==> flow/design.v <==
module float_mult (
    input wire clk,
    input wire rst,
    input wire mult_ready,
    input wire mult_accept,
    output reg mult_valid,
    input wire signed [31:0] mult_in_a,
    input wire signed [31:0] mult_in_b,
    output reg signed [31:0] mult_out_0
);
  localparam mult_b1_INIT = 0;
  localparam mult_b1_S0 = 1;
  localparam mult_b1_FINISH = 2;
  reg         [ 1:0] mult_state;
  wire signed [63:0] ab;
  wire signed [63:0] ab2;
  reg signed  [31:0] a;
  reg signed  [31:0] b;
  assign ab  = (a * b);
  assign ab2 = ab >>> 16;
  always @(posedge clk) begin
    if (rst) begin
      a <= 0;
      b <= 0;
      mult_out_0 <= 0;
      mult_state <= mult_b1_INIT;
    end else begin   
      case (mult_state)
        mult_b1_INIT: begin
          mult_valid <= 0;
          if (mult_ready == 1) begin
            a          <= mult_in_a;   
            b          <= mult_in_b;   
            mult_state <= mult_b1_FINISH;
          end
        end
        mult_b1_FINISH: begin
          mult_valid <= 1;
          if (mult_accept == 1) begin
            mult_state <= mult_b1_INIT;
          end
          mult_out_0 <= {ab2[63], ab2[30:0]};   
        end
      endcase
    end
  end
endmodule
Step by step through the tools: float_mult
Tool output for the design above, in the order of the flow.
Lines are those of the file above, counted from 1.
Library cell names are shortened.
{"block": "design", "top_module": "float_mult", "clk_port": "clk", "cell_library": "sky130hd", "pvt_corner": "tt_025C_1v80"}

After elaboration
Source: Yosys, flattened and elaborated, memories not mapped. Widths are those after wreduce. Registers that Yosys merges into a memory's read port (data or address) are not register bits. Print and check cells do not count. Equal cells are merged and count once.
{"block": "op_classes", "mul": 1, "n_eq": 3, "mux": 4, "bitwise": 1, "reduce_and_logical": 5}
{"block": "ops", "op": "multiplier 32 x 32 -> 64 bit", "count": 1}
{"block": "ops", "op": "inequality test 2 bit (second input constant)", "count": 2}
{"block": "ops", "op": "AND reduction 2 bit", "count": 2}
{"block": "ops", "op": "case mux 2 bit (select 2 bit)", "count": 1}
{"block": "ops", "op": "two-way mux 2 bit", "count": 2}
{"block": "ops", "op": "AND reduction 3 bit", "count": 1}
{"block": "ops", "op": "equality test 2 bit (second input constant)", "count": 1}
{"block": "ops", "op": "zero test 2 bit", "count": 1}
{"block": "ops", "op": "nonzero test 2 bit", "count": 1}
{"block": "ops", "op": "case mux 1 bit (select 2 bit)", "count": 1}
{"block": "ops", "op": "NOT 1 bit", "count": 1}
{"block": "word_totals", "reg_bits": 99, "output_inout_bits": 33}

Longest topological paths
Depth = most cells in a row (Yosys ltp): at word level without a register or memory, in the mapped netlist without a sequential cell, where the memories' decode and read muxes count.
{"block": "logic_depth", "depth_word": 3, "abc_area": 0, "ltp_mapped": 29}

Synthesis result
Source: synth_stat.txt of the flow (Yosys; design flattened, memories mapped). It holds for the ABC_AREA given above (unset counts as 0); a run with the other value may have another netlist.
Totals and module areas in this step are rounded.
{"block": "by_type", "cell": "fa_1", "count": 1081, "type_area_um2": 2.16E+04}
{"block": "by_type", "cell": "inv_1", "count": 1037, "type_area_um2": 3.89E+03}
{"block": "by_type", "cell": "nand2_1", "count": 732, "type_area_um2": 2.75E+03}
{"block": "by_type", "cell": "and2_1", "count": 434, "type_area_um2": 2.72E+03}
{"block": "by_type", "cell": "ha_1", "count": 180, "type_area_um2": 2252.16}
{"block": "by_type", "cell": "dfxtp_1", "count": 98, "type_area_um2": 1.96E+03}
{"block": "by_type", "cell": "clkbuf_1", "count": 217, "type_area_um2": 814.531}
{"block": "by_type", "cell": "a21oi_1", "count": 110, "type_area_um2": 550.528}
{"block": "by_type", "cell": "nor2_1", "count": 72, "type_area_um2": 270.259}
{"block": "by_type", "cell": "xnor2_1", "count": 27, "type_area_um2": 236.477}
{"block": "by_type", "cell": "mux2i_1", "count": 15, "type_area_um2": 150.144}
{"block": "by_type", "cell": "xor2_1", "count": 14, "type_area_um2": 122.618}
{"block": "by_type", "cell": "a211oi_1", "count": 14, "type_area_um2": 105.101}
{"block": "by_type", "cell": "o21ai_0", "count": 20, "type_area_um2": 100.096}
{"block": "by_type", "cell": "a21o_1", "count": 13, "type_area_um2": 97.594}
{"block": "by_type", "cell": "nand2b_1", "count": 14, "type_area_um2": 87.584}
{"block": "by_type", "cell": "nand3_1", "count": 11, "type_area_um2": 55.053}
{"block": "by_type", "cell": "nor3_1", "count": 9, "type_area_um2": 45.043}
Other cell types: 43; their cells: 87.
{"block": "mapped", "stdcells": 4185, "mapped_area_um2": 38600, "sequential_area_um2": 1990, "flip_flops": 99, "n_buf": 225}

Path before layout
OpenSTA on the mapped netlist: ideal clock, no wires. The path of least setup slack (recovery checks aside). Input and output delay are each 20% of the period. Register names are those of the netlist, which keeps one name where synthesis merged equal registers.
{"block": "synth_timing", "kind": "reg2reg", "startpoint": "reg a[31]", "endpoint": "reg mult_out_0[31]", "clock_period_ns": 9.96, "t_first_pin_ns": 0.000, "arrival_ns": 7.277, "path_slack_ns": 2.554, "delay_ns": 7.406, "driving_pins": 28, "period_less_setup_slack_ns": 7.406}
"delay_ns" = arrival - input delay + setup time.
"driving_pins" counts driving pins, that of a launching flip-flop among them; a cell with two outputs on the path counts twice.
"period_less_setup_slack_ns" is the clock period less the worst setup slack; recovery checks do not enter. This is arithmetic on one report: input and output delays are still those of the set period (20% each).
Between the ends stands the longest chain of elaborated cells between them, by number of cells; it is not shown to be the way that was timed. Of several equally long chains one is given.
A line is the first line of the expression or statement that the cell stems from. Yosys adds cells for indexed reads and writes and turns some case tables into memories.
{"block": "synth_via", "cell_sequence": "dfxtp_1 > clkbuf_1 > nand2_1 > inv_1 > fa_1 > inv_1 > fa_1 > inv_1 > fa_1 > fa_1 > inv_1 > fa_1 > inv_1 > fa_1 > inv_1 > fa_1 > fa_1 > inv_1 > ha_1 > o21ai_0 > o21bai_1 > a211oi_1 > o21ai_0 > a211oi_1 > or2_2 > a31oi_1 > a21oi_1 > o22ai_1", "elab_chain_len": 1}
{"block": "synth_lines", "element": "from (decl)", "line": 17, "source": "reg signed  [31:0] a;"}
{"block": "synth_lines", "element": "from (assign)", "line": 23, "source": "a <= 0;"}
{"block": "synth_lines", "element": "from (assign)", "line": 32, "source": "a          <= mult_in_a;"}
{"block": "synth_lines", "element": "multiplier 32 x 32 -> 64 bit", "line": 19, "source": "assign ab  = (a * b);"}
{"block": "synth_lines", "element": "to (assign)", "line": 25, "source": "mult_out_0 <= 0;"}
{"block": "synth_lines", "element": "to (assign)", "line": 42, "source": "mult_out_0 <= {ab2[63], ab2[30:0]};"}
{"block": "synth_lines", "element": "to (decl)", "line": 9, "source": "output reg signed [31:0] mult_out_0"}

Timing after layout
Path of least setup slack in the final report of run 1 (OpenROAD, finished layout, wires in). Where an end is a register, its clock arrival counts in the times.
{"block": "layout_timing", "kind": "reg2reg", "startpoint": "reg a[14]", "endpoint": "reg mult_out_0[31]", "clock_period_ns": 8.42, "t_first_pin_ns": 0.44, "arrival_ns": 8.42, "path_slack_ns": 0.34, "driving_pins": 23}
Between the ends stands the longest chain of elaborated cells between them, by number of cells; it is not shown to be the way that was timed. Of several equally long chains one is given.
{"block": "layout_via", "cell_sequence": "dfxtp_1 > buf_4 > and2_1 > fa_1 > fa_1 > inv_1 > fa_1 > inv_1 > fa_1 > ha_1 > fa_1 > fa_1 > fa_1 > ha_1 > nand2_1 > nor3_2 > or3b_1 > o22ai_2 > o21ai_2 > o311a_2 > o21bai_1 > a21oi_1 > o22ai_1", "elab_chain_len": 1}
{"block": "layout_lines", "element": "from (decl)", "line": 17, "source": "reg signed  [31:0] a;"}
{"block": "layout_lines", "element": "from (assign)", "line": 23, "source": "a <= 0;"}
{"block": "layout_lines", "element": "from (assign)", "line": 32, "source": "a          <= mult_in_a;"}
{"block": "layout_lines", "element": "multiplier 32 x 32 -> 64 bit", "line": 19, "source": "assign ab  = (a * b);"}
{"block": "layout_lines", "element": "to (assign)", "line": 25, "source": "mult_out_0 <= 0;"}
{"block": "layout_lines", "element": "to (assign)", "line": 42, "source": "mult_out_0 <= {ab2[63], ab2[30:0]};"}
{"block": "layout_lines", "element": "to (decl)", "line": 9, "source": "output reg signed [31:0] mult_out_0"}

Data sheet: physical implementation of float_mult

Measured data: module float_mult, platform sky130hd, 2 stored runs of the flow under differing settings, order arbitrary. Input and output delays are each 20% of the period that was set; the output load is 0.01 pF.
"timing.achieved_period_ns" = clock period - worst setup slack. The figure is calculated, with input and output delays left at 20% of the set period.
"critical_path_time_ns" means the part of the period allowed to the worst setup path (the constraints hold back 20% at inputs and 20% at outputs) less its slack; where the path has registers, the arrival times of their clocks count too.
"final_power_mw" rests on the timing tool's default activity at the inputs, not on a simulated workload.
Measured values are rounded.

Run 1
==> flow/run.sh <==
#!/bin/bash
# the make line also repeats the synthesis and layout settings of config.mk as NAME=value (left out here)
make -C /OpenROAD-flow-scripts/flow DESIGN_CONFIG=/design/flow/config.mk WORK_HOME=/design/flow/orfs CLKGATE_MAP_FILE= finish
==> flow/config.mk <==
export PLATFORM = sky130hd
export DESIGN_NAME = float_mult
export DESIGN_NICKNAME = float_mult
export VERILOG_FILES = /design/flow/design.v
export SDC_FILE = /design/flow/constraint.sdc
export NUM_CORES = 4
export LEC_CHECK = 0
export CAP_MARGIN = 20
export CORE_MARGIN = 2
export CORE_UTILIZATION = 40
export SETUP_SLACK_MARGIN = -0.46
export SLEW_MARGIN = 20
==> flow/constraint.sdc <==
create_clock -name core_clock -period 8.42 [get_ports {clk}]
set_input_delay 1.6840 -clock core_clock [delete_from_list [all_inputs] [get_ports {clk}]]
set_output_delay 1.6840 -clock core_clock [all_outputs]
set_load 0.01 [all_outputs]

==> results of run 1, as JSON <==
{
  "post_synth_area_um2": 38600,
  "die_area_um2": 98900,
  "post_route_stdcell_area_um2": 41500,
  "finish.utilization_pct": 43.5,
  "worst_setup_slack_ns": 0.339,
  "setup_tns_ns": 0.000,
  "ws_hold_ns": 0.459,
  "final_power_mw": 3.31,
  "timing.achieved_period_ns": 8.081,
  "critical_path_time_ns": 8.08,
  "worstPathKind": "reg2reg"
}

Run 2
==> flow/run.sh <==
#!/bin/bash
# the make line also repeats the synthesis and layout settings of config.mk as NAME=value (left out here)
make -C /OpenROAD-flow-scripts/flow DESIGN_CONFIG=/design/flow/config.mk WORK_HOME=/design/flow/orfs CLKGATE_MAP_FILE= finish
==> flow/config.mk <==
export PLATFORM = sky130hd
export DESIGN_NAME = float_mult
export DESIGN_NICKNAME = float_mult
export VERILOG_FILES = /design/flow/design.v
export SDC_FILE = /design/flow/constraint.sdc
export NUM_CORES = 4
export LEC_CHECK = 0
export CAP_MARGIN = 20
export CELL_PAD_IN_SITES_DETAIL_PLACEMENT = 1
export CELL_PAD_IN_SITES_GLOBAL_PLACEMENT = 1
export CORE_MARGIN = 2
export CORE_UTILIZATION = 59
export GPL_ROUTABILITY_DRIVEN = 0
export PLACE_DENSITY = 0.87
export SETUP_SLACK_MARGIN = -0.13
export SLEW_MARGIN = 20
export TNS_END_PERCENT = 100
==> flow/constraint.sdc <==
create_clock -name core_clock -period 7.07 [get_ports {clk}]
set_input_delay 1.4140 -clock core_clock [delete_from_list [all_inputs] [get_ports {clk}]]
set_output_delay 1.4140 -clock core_clock [all_outputs]
set_load 0.01 [all_outputs]

==> results of run 2, as JSON <==
{
  "outcome": "stopped before the end: routing reported GRT-0116"
}
